==> flow/design.v <==
module traffic_light(Clk,Reset,w,N_G,N_Y,N_R,S_G,S_Y,S_R,E_G,E_Y,E_R,W_G,W_Y,W_R,P1_G,P1_Y,P1_R,P2_G,P2_Y,P2_R,P3_G,P3_Y,P3_R,
                   P4_G,P4_Y,P4_R,P5_G,P5_Y,P5_R,P6_G,P6_Y,P6_R,P7_G,P7_Y,P7_R,P8_G,P8_Y,P8_R);
          input Clk,Reset,w;
          output reg N_G,N_Y,N_R,S_G,S_Y,S_R,E_G,E_Y,E_R,W_G,W_Y,W_R;
          output reg P1_G,P1_Y,P1_R,P2_G,P2_Y,P2_R,P3_G,P3_Y,P3_R,P4_G,P4_Y,P4_R,P5_G,P5_Y,P5_R,P6_G,P6_Y,P6_R,P7_G,P7_Y,P7_R,P8_G,P8_Y,P8_R;
          reg [3:1] y,Y;
          parameter [3:1] A=3'b000,B=3'b001,C=3'b010,D=3'b011,E=3'b100,F=3'b101,G=3'b110,H=3'b111;
          always @(w,y)
          begin
              case(y)
                A: if(w)
                   begin
                      N_G=1;N_Y=0;N_R=0;S_G=0;S_Y=0;S_R=1;E_G=0;E_Y=0;E_R=1;W_G=0;W_Y=0;W_R=1;
                      P1_G=1;P1_Y=0;P1_R=0;P2_G=1;P2_Y=0;P2_R=0;P3_G=0;P3_Y=0;P3_R=1;P4_G=1;P4_Y=0;P4_R=0;
                      P5_G=1;P5_Y=0;P5_R=0;P6_G=0;P6_Y=0;P6_R=1;P7_G=0;P7_Y=0;P7_R=1;P8_G=0;P8_Y=0;P8_R=1;
                      Y=B;
                   end
                   else
                   begin
                      N_G=1;N_Y=0;N_R=0;S_G=0;S_Y=0;S_R=1;E_G=0;E_Y=0;E_R=1;W_G=0;W_Y=0;W_R=1;
                      P1_G=1;P1_Y=0;P1_R=0;P2_G=1;P2_Y=0;P2_R=0;P3_G=0;P3_Y=0;P3_R=1;P4_G=1;P4_Y=0;P4_R=0;
                      P5_G=1;P5_Y=0;P5_R=0;P6_G=0;P6_Y=0;P6_R=1;P7_G=0;P7_Y=0;P7_R=1;P8_G=0;P8_Y=0;P8_R=1;
                      Y=A;
                   end
                B: if(w)
                   begin
                       N_G=0;N_Y=1;N_R=0;S_G=0;S_Y=0;S_R=1;E_G=0;E_Y=0;E_R=1;W_G=0;W_Y=0;W_R=1;
                       P1_G=0;P1_Y=1;P1_R=0;P2_G=0;P2_Y=1;P2_R=0;P3_G=0;P3_Y=0;P3_R=1;P4_G=0;P4_Y=1;P4_R=0;
                       P5_G=0;P5_Y=1;P5_R=0;P6_G=0;P6_Y=0;P6_R=1;P7_G=0;P7_Y=0;P7_R=1;P8_G=0;P8_Y=0;P8_R=1;
                       Y=B;
                   end
                   else
                   begin
                     N_G=0;N_Y=1;N_R=0;S_G=0;S_Y=0;S_R=1;E_G=0;E_Y=0;E_R=1;W_G=0;W_Y=0;W_R=1;
                      P1_G=0;P1_Y=1;P1_R=0;P2_G=0;P2_Y=1;P2_R=0;P3_G=0;P3_Y=0;P3_R=1;P4_G=0;P4_Y=1;P4_R=0;
                      P5_G=0;P5_Y=1;P5_R=0;P6_G=0;P6_Y=0;P6_R=1;P7_G=0;P7_Y=0;P7_R=1;P8_G=0;P8_Y=0;P8_R=1;
                     Y=C;
                   end
                C:  if(w)
                   begin
                       N_G=0;N_Y=0;N_R=1;S_G=0;S_Y=0;S_R=1;E_G=1;E_Y=0;E_R=0;W_G=0;W_Y=0;W_R=1;
                       P1_G=1;P1_Y=0;P1_R=0;P2_G=0;P2_Y=0;P2_R=1;P3_G=0;P3_Y=0;P3_R=1;P4_G=0;P4_Y=0;P4_R=1;
                       P5_G=1;P5_Y=0;P5_R=0;P6_G=1;P6_Y=0;P6_R=0;P7_G=1;P7_Y=0;P7_R=0;P8_G=0;P8_Y=0;P8_R=1;
                       Y=D;
                   end
                   else
                   begin
                      N_G=0;N_Y=0;N_R=1;S_G=0;S_Y=0;S_R=1;E_G=1;E_Y=0;E_R=0;W_G=0;W_Y=0;W_R=1;
                      P1_G=1;P1_Y=0;P1_R=0;P2_G=0;P2_Y=0;P2_R=1;P3_G=0;P3_Y=0;P3_R=1;P4_G=0;P4_Y=0;P4_R=1;
                      P5_G=1;P5_Y=0;P5_R=0;P6_G=1;P6_Y=0;P6_R=0;P7_G=1;P7_Y=0;P7_R=0;P8_G=0;P8_Y=0;P8_R=1;
                      Y=C;
                   end
                D:   if(w)
                   begin
                       N_G=0;N_Y=0;N_R=1;S_G=0;S_Y=0;S_R=1;E_G=0;E_Y=1;E_R=0;W_G=0;W_Y=0;W_R=1;
                       P1_G=0;P1_Y=1;P1_R=0;P2_G=0;P2_Y=0;P2_R=1;P3_G=0;P3_Y=0;P3_R=1;P4_G=0;P4_Y=0;P4_R=1;
                       P5_G=0;P5_Y=1;P5_R=0;P6_G=0;P6_Y=1;P6_R=0;P7_G=0;P7_Y=1;P7_R=0;P8_G=0;P8_Y=0;P8_R=1;
                       Y=D;
                   end
                   else
                   begin
                       N_G=0;N_Y=0;N_R=1;S_G=0;S_Y=0;S_R=1;E_G=0;E_Y=1;E_R=0;W_G=0;W_Y=0;W_R=1;
                       P1_G=0;P1_Y=1;P1_R=0;P2_G=0;P2_Y=0;P2_R=1;P3_G=0;P3_Y=0;P3_R=1;P4_G=0;P4_Y=0;P4_R=1;
                       P5_G=0;P5_Y=1;P5_R=0;P6_G=0;P6_Y=1;P6_R=0;P7_G=0;P7_Y=1;P7_R=0;P8_G=0;P8_Y=0;P8_R=1;
                       Y=E;
                   end
                E:   if(w)
                   begin
                       N_G=0;N_Y=0;N_R=1;S_G=1;S_Y=0;S_R=0;E_G=0;E_Y=0;E_R=1;W_G=0;W_Y=0;W_R=1;
                       P1_G=0;P1_Y=0;P1_R=1;P2_G=0;P2_Y=0;P2_R=1;P3_G=0;P3_Y=0;P3_R=1;P4_G=1;P4_Y=0;P4_R=0;
                       P5_G=1;P5_Y=0;P5_R=0;P6_G=0;P6_Y=0;P6_R=1;P7_G=1;P7_Y=0;P7_R=0;P8_G=1;P8_Y=0;P8_R=0;
                       Y=F;
                   end
                   else
                   begin
                       N_G=0;N_Y=0;N_R=1;S_G=1;S_Y=0;S_R=0;E_G=0;E_Y=0;E_R=1;W_G=0;W_Y=0;W_R=1;
                       P1_G=0;P1_Y=0;P1_R=1;P2_G=0;P2_Y=0;P2_R=1;P3_G=0;P3_Y=0;P3_R=1;P4_G=1;P4_Y=0;P4_R=0;
                       P5_G=1;P5_Y=0;P5_R=0;P6_G=0;P6_Y=0;P6_R=1;P7_G=1;P7_Y=0;P7_R=0;P8_G=1;P8_Y=0;P8_R=0;
                       Y=E;
                   end
                F:   if(w)
                   begin
                       N_G=0;N_Y=0;N_R=1;S_G=0;S_Y=1;S_R=0;E_G=0;E_Y=0;E_R=1;W_G=0;W_Y=0;W_R=1;
                       P1_G=0;P1_Y=0;P1_R=1;P2_G=0;P2_Y=0;P2_R=1;P3_G=0;P3_Y=0;P3_R=1;P4_G=0;P4_Y=1;P4_R=0;
                       P5_G=0;P5_Y=1;P5_R=0;P6_G=0;P6_Y=0;P6_R=1;P7_G=0;P7_Y=1;P7_R=0;P8_G=0;P8_Y=1;P8_R=0;
                       Y=F;
                   end
                   else
                   begin
                       N_G=0;N_Y=0;N_R=1;S_G=0;S_Y=1;S_R=0;E_G=0;E_Y=0;E_R=1;W_G=0;W_Y=0;W_R=1;
                       P1_G=0;P1_Y=0;P1_R=1;P2_G=0;P2_Y=0;P2_R=1;P3_G=0;P3_Y=0;P3_R=1;P4_G=0;P4_Y=1;P4_R=0;
                       P5_G=0;P5_Y=1;P5_R=0;P6_G=0;P6_Y=0;P6_R=1;P7_G=0;P7_Y=1;P7_R=0;P8_G=0;P8_Y=1;P8_R=0;
                       Y=G;
                   end
               G:   if(w)
                   begin
                       N_G=0;N_Y=0;N_R=1;S_G=0;S_Y=0;S_R=1;E_G=0;E_Y=0;E_R=1;W_G=1;W_Y=0;W_R=0;
                       P1_G=1;P1_Y=0;P1_R=0;P2_G=0;P2_Y=0;P2_R=1;P3_G=1;P3_Y=0;P3_R=0;P4_G=1;P4_Y=0;P4_R=0;
                       P5_G=0;P5_Y=0;P5_R=1;P6_G=0;P6_Y=0;P6_R=1;P7_G=1;P7_Y=0;P7_R=0;P8_G=0;P8_Y=0;P8_R=1;
                       Y=H;
                   end
                   else
                   begin
                       N_G=0;N_Y=0;N_R=1;S_G=0;S_Y=0;S_R=1;E_G=0;E_Y=0;E_R=1;W_G=1;W_Y=0;W_R=0;
                       P1_G=1;P1_Y=0;P1_R=0;P2_G=0;P2_Y=0;P2_R=1;P3_G=1;P3_Y=0;P3_R=0;P4_G=1;P4_Y=0;P4_R=0;
                       P5_G=0;P5_Y=0;P5_R=1;P6_G=0;P6_Y=0;P6_R=1;P7_G=1;P7_Y=0;P7_R=0;P8_G=0;P8_Y=0;P8_R=1;
                       Y=G;
                   end
               H:   if(w)
                   begin
                       N_G=0;N_Y=0;N_R=1;S_G=0;S_Y=0;S_R=1;E_G=0;E_Y=0;E_R=1;W_G=0;W_Y=1;W_R=0;
                       P1_G=0;P1_Y=1;P1_R=0;P2_G=0;P2_Y=0;P2_R=1;P3_G=0;P3_Y=1;P3_R=0;P4_G=0;P4_Y=1;P4_R=0;
                       P5_G=0;P5_Y=0;P5_R=1;P6_G=0;P6_Y=0;P6_R=1;P7_G=0;P7_Y=1;P7_R=0;P8_G=0;P8_Y=0;P8_R=1;
                       Y=H;
                   end
                   else
                   begin
                       N_G=0;N_Y=0;N_R=1;S_G=0;S_Y=0;S_R=1;E_G=0;E_Y=0;E_R=1;W_G=0;W_Y=1;W_R=0;
                       P1_G=0;P1_Y=1;P1_R=0;P2_G=0;P2_Y=0;P2_R=1;P3_G=0;P3_Y=1;P3_R=0;P4_G=0;P4_Y=1;P4_R=0;
                       P5_G=0;P5_Y=0;P5_R=1;P6_G=0;P6_Y=0;P6_R=1;P7_G=0;P7_Y=1;P7_R=0;P8_G=0;P8_Y=0;P8_R=1;
                       Y=A;
                   end
              endcase
          end
          always @(posedge Reset or posedge Clk)
          begin
              if(Reset==1) y<=A;
              else y<=Y;
          end
endmodule
Tool chain data of traffic_light
Tool output for the design above, in the order of the flow.
Line numbers count from 1 in the design file above.
Library cell names are shortened.
Not given: -

set-up
  top module = traffic_light
  clock = Clk
  library = sky130hd
  library corner = tt_025C_1v80

After elaboration
Counts by Yosys on the flattened word-level netlist (proc, flatten, opt, wreduce; memories kept). Register bits leave out memories and registers merged into their read ports (data or address); mux counts leave out enables and synchronous resets folded into registers. Print and check cells are left out.

bit counts
  elaborated cells = 74
  register bits after elaboration = 3
  input port bits = 3
  output and inout port bits = 36

operators by class
  muxes and demuxes = 33
  equal/unequal tests = 7
  reductions and logical operators = 33

operators with widths
  cell                                    number
  OR reduction 7 bit                      8
  parallel mux 1 bit (select 2 bit)       24
  OR reduction 5 bit                      8
  OR reduction 3 bit                      8
  OR reduction 6 bit                      4
  parallel mux 3 bit (select 8 bit)       1
  == test 3 bit with constant B           4
  OR reduction 2 bit                      4
  == test 3 x 2 -> 1 bit with constant B  2
  two-way mux 3 bit                       2
  two-way mux 2 bit                       2
  two-way mux 1 bit                       4
  == test 3 x 1 -> 1 bit with constant B  1
  logical NOT 3 bit                       1

Longest topological paths
Depth = most cells in a row (Yosys ltp): at word level without a register or memory, in the mapped netlist without a sequential cell, where the memories' decode and read muxes count.

depth
  depth in word-level cells = 3
  ABC_AREA = 0
  mapped depth = 4
  gate-level depth less buffers = 2

After synthesis
Source: synth_stat.txt of the flow (Yosys; design flattened, memories mapped). It holds for the ABC_AREA given above (unset counts as 0); a run with the other value may have another netlist.

cell types
  cell      number  area in all (um2)
  dfrtp_1   7       175.168
  buf_4     12      90.086
  nor2_1    15      56.304
  nor4_2    3       37.536
  or4_1     4       30.029
  dfstp_2   1       26.275
  o21a_1    3       22.522
  or3_4     2       22.522
  nor4_4    1       21.27
  nor4_1    3       18.768
  clkbuf_1  4       15.014
  buf_6     1       11.261
  nor3_1    2       10.01
  inv_1     2       7.507
  or3_2     1       7.507
  and2_1    1       6.256
  nor2b_1   1       6.256
  buf_2     1       5.005
  nand2_1   1       3.754

synthesis totals
  flip-flops = 8
  sequential area = 201.4 um2
  synthesis area = 573.0 um2
  cells in the netlist = 65
  buffers = 18

Path before layout
Path of least setup slack by OpenSTA after synthesis, without wires, with an ideal clock, recovery checks aside; 20% of the period is set as input and as output delay. Where synthesis merged equal registers, the netlist keeps one of their names.

timing path after synthesis
  path kind = register -> output
  start = register y
  end = output P2_G
  buffers on the path = 2
  time at the first pin = 0.000 ns
  stages on the path = 5
  data required time = 1.664 ns
  path slack = 0.118 ns
  period = 2.08 ns
  delay of the path = 1.546 ns
  output delay = 0.416 ns
  arrival = 1.546 ns
  synthesis period reached = 1.962 ns

"delay of the path" = arrival - input delay + setup time.
At an output port there is no setup time.
"stages on the path": output pins that drive a net of the path, with the launching flip-flop's if there is one; two outputs of one cell count as two.
"synthesis period reached" = period - worst setup slack (recovery checks aside). The figure is calculated, with input and output delays left at 20% of the set period.
An end named without its bit number is one bit of that signal or, where synthesis recoded a state register, one of its new flip-flops.
The rows between start and end are the longest chain of elaborated cells between them; the timing report does not say that the signal goes this way. Where chains are equally long, one stands for them.
A line is the first line of the expression or statement that the cell stems from. Yosys adds cells for indexed reads and writes and turns some case tables into memories.

between the ends, after synthesis
  cells stage by stage = dfrtp_1 or4_1 buf_6 nor4_2 buf_4
  cells in the longest elaborated chain = 3
  elaborated cells on any way between the ends = 10
  RTL lines with such cells = 1
  those cells by class = eq/ne (7); mux (1); reduce/logical (2)

ends and longest elaborated chain, after synthesis
  what                               line  RTL
  start: declaration                 6     reg [3:1] y,Y;
  start: assignment                  127   if(Reset==1) y<=A;
  start: assignment                  128   else y<=Y;
  == test 3 bit                      10    case(y)
  OR reduction 7 bit                 -
  parallel mux 1 bit (select 2 bit)  10
  end: declaration                   5     output reg P1_G,P1_Y,P1_R,P2_G,P2_Y,P2_R,P3_G,P3_Y,P3_R,P4_G,P4_Y,P4_R,P5_G,P5_Y,P5_R,P6_G,P6_Y,P6_R,P7_G,P7_Y ...

Nets of the timed path that keep an RTL name, with a line that drives or declares them; the list need not be complete.

nets with RTL names, path after synthesis
  signal  line
  N_G     10

Timing after layout
From the final timing report of flow run B: the path of least setup slack in the routed layout; clock arrival at registers is part of the times.

timing path post-layout
  path kind = register -> output
  start = register y
  end = output E_G
  buffers on the path = 1
  path slack = -0.06 ns
  period = 2.81 ns
  time at the first pin = 0.24 ns
  arrival = 2.30 ns
  stages on the path = 4
  output delay = 0.56 ns
  data required time = 2.25 ns

An end named without its bit number is one bit of that signal or, where synthesis recoded a state register, one of its new flip-flops.
The rows between start and end are the longest chain of elaborated cells between them; the timing report does not say that the signal goes this way. Where chains are equally long, one stands for them.

between the ends, post-layout
  cells stage by stage = dfrtp_1 or4_1 nor4_2 clkdlybuf4s50_1
  cells in the longest elaborated chain = 3
  elaborated cells on any way between the ends = 10
  RTL lines with such cells = 1
  those cells by class = eq/ne (7); mux (1); reduce/logical (2)

ends and longest elaborated chain, post-layout
  what                               line  RTL
  start: declaration                 6     reg [3:1] y,Y;
  start: assignment                  127   if(Reset==1) y<=A;
  start: assignment                  128   else y<=Y;
  == test 3 bit                      10    case(y)
  OR reduction 7 bit                 -
  parallel mux 1 bit (select 2 bit)  10
  end: declaration                   4     output reg N_G,N_Y,N_R,S_G,S_Y,S_R,E_G,E_Y,E_R,W_G,W_Y,W_R;

Settings and measured results of 2 stored flow runs for module traffic_light (sky130hd), not sorted in any way. The constraints put input and output delay at 20% of the set period each and load the outputs with 0.01 pF.
"achieved clock period (ns)" is the run's clock period less its worst setup slack. It is reckoned from that one timing run; input and output delays stay at 20% of the period that was set.
"worst setup path time (ns)": the worst setup path's part of the clock period (all of it between registers, 20% less for each end at a port) less its slack. A launch clock that arrives late makes it longer, a capture clock that arrives late makes it shorter.
"finish__power__total" is the tool's figure for a default switching activity; nothing was simulated.

settings of flow run A
{
  "period_ns": 2.45,
  "CORE_UTILIZATION": 62,
  "SETUP_SLACK_MARGIN": 0.41,
  "PLACE_DENSITY_LB_ADDON": 0.24,
  "TNS_END_PERCENT": 80,
  "CTS_CLUSTER_SIZE": 79,
  "CTS_CLUSTER_DIAMETER": 42,
  "MIN_ROUTING_LAYER": "met2",
  "MAX_ROUTING_LAYER": "met5",
  "CAP_MARGIN": 20,
  "CORE_MARGIN": 2,
  "SLEW_MARGIN": 20
}
report of flow run A: did not finish, floorplan, PDN-0185

settings of flow run B
{
  "period_ns": 2.81,
  "CORE_UTILIZATION": 59,
  "SETUP_SLACK_MARGIN": -0.25,
  "CELL_PAD_IN_SITES_GLOBAL_PLACEMENT": 0,
  "CTS_CLUSTER_SIZE": 62,
  "CAP_MARGIN": 10,
  "CORE_MARGIN": 2,
  "SLEW_MARGIN": 20
}
report of flow run B
yosys chip area after synthesis (um^2): 573.0
finish__design__die__area: 1236.6
finish__design__instance__area__stdcell: 874.6
finish__design__instance__utilization: 0.9484
finish__timing__setup__ws: -0.056
finish__timing__setup__tns: -0.200
finish__timing__hold__ws: 0.540
finish__power__total: 8.366e-04
achieved clock period (ns): 2.866
worst setup path time (ns): 2.30
worst setup path kind: register -> output
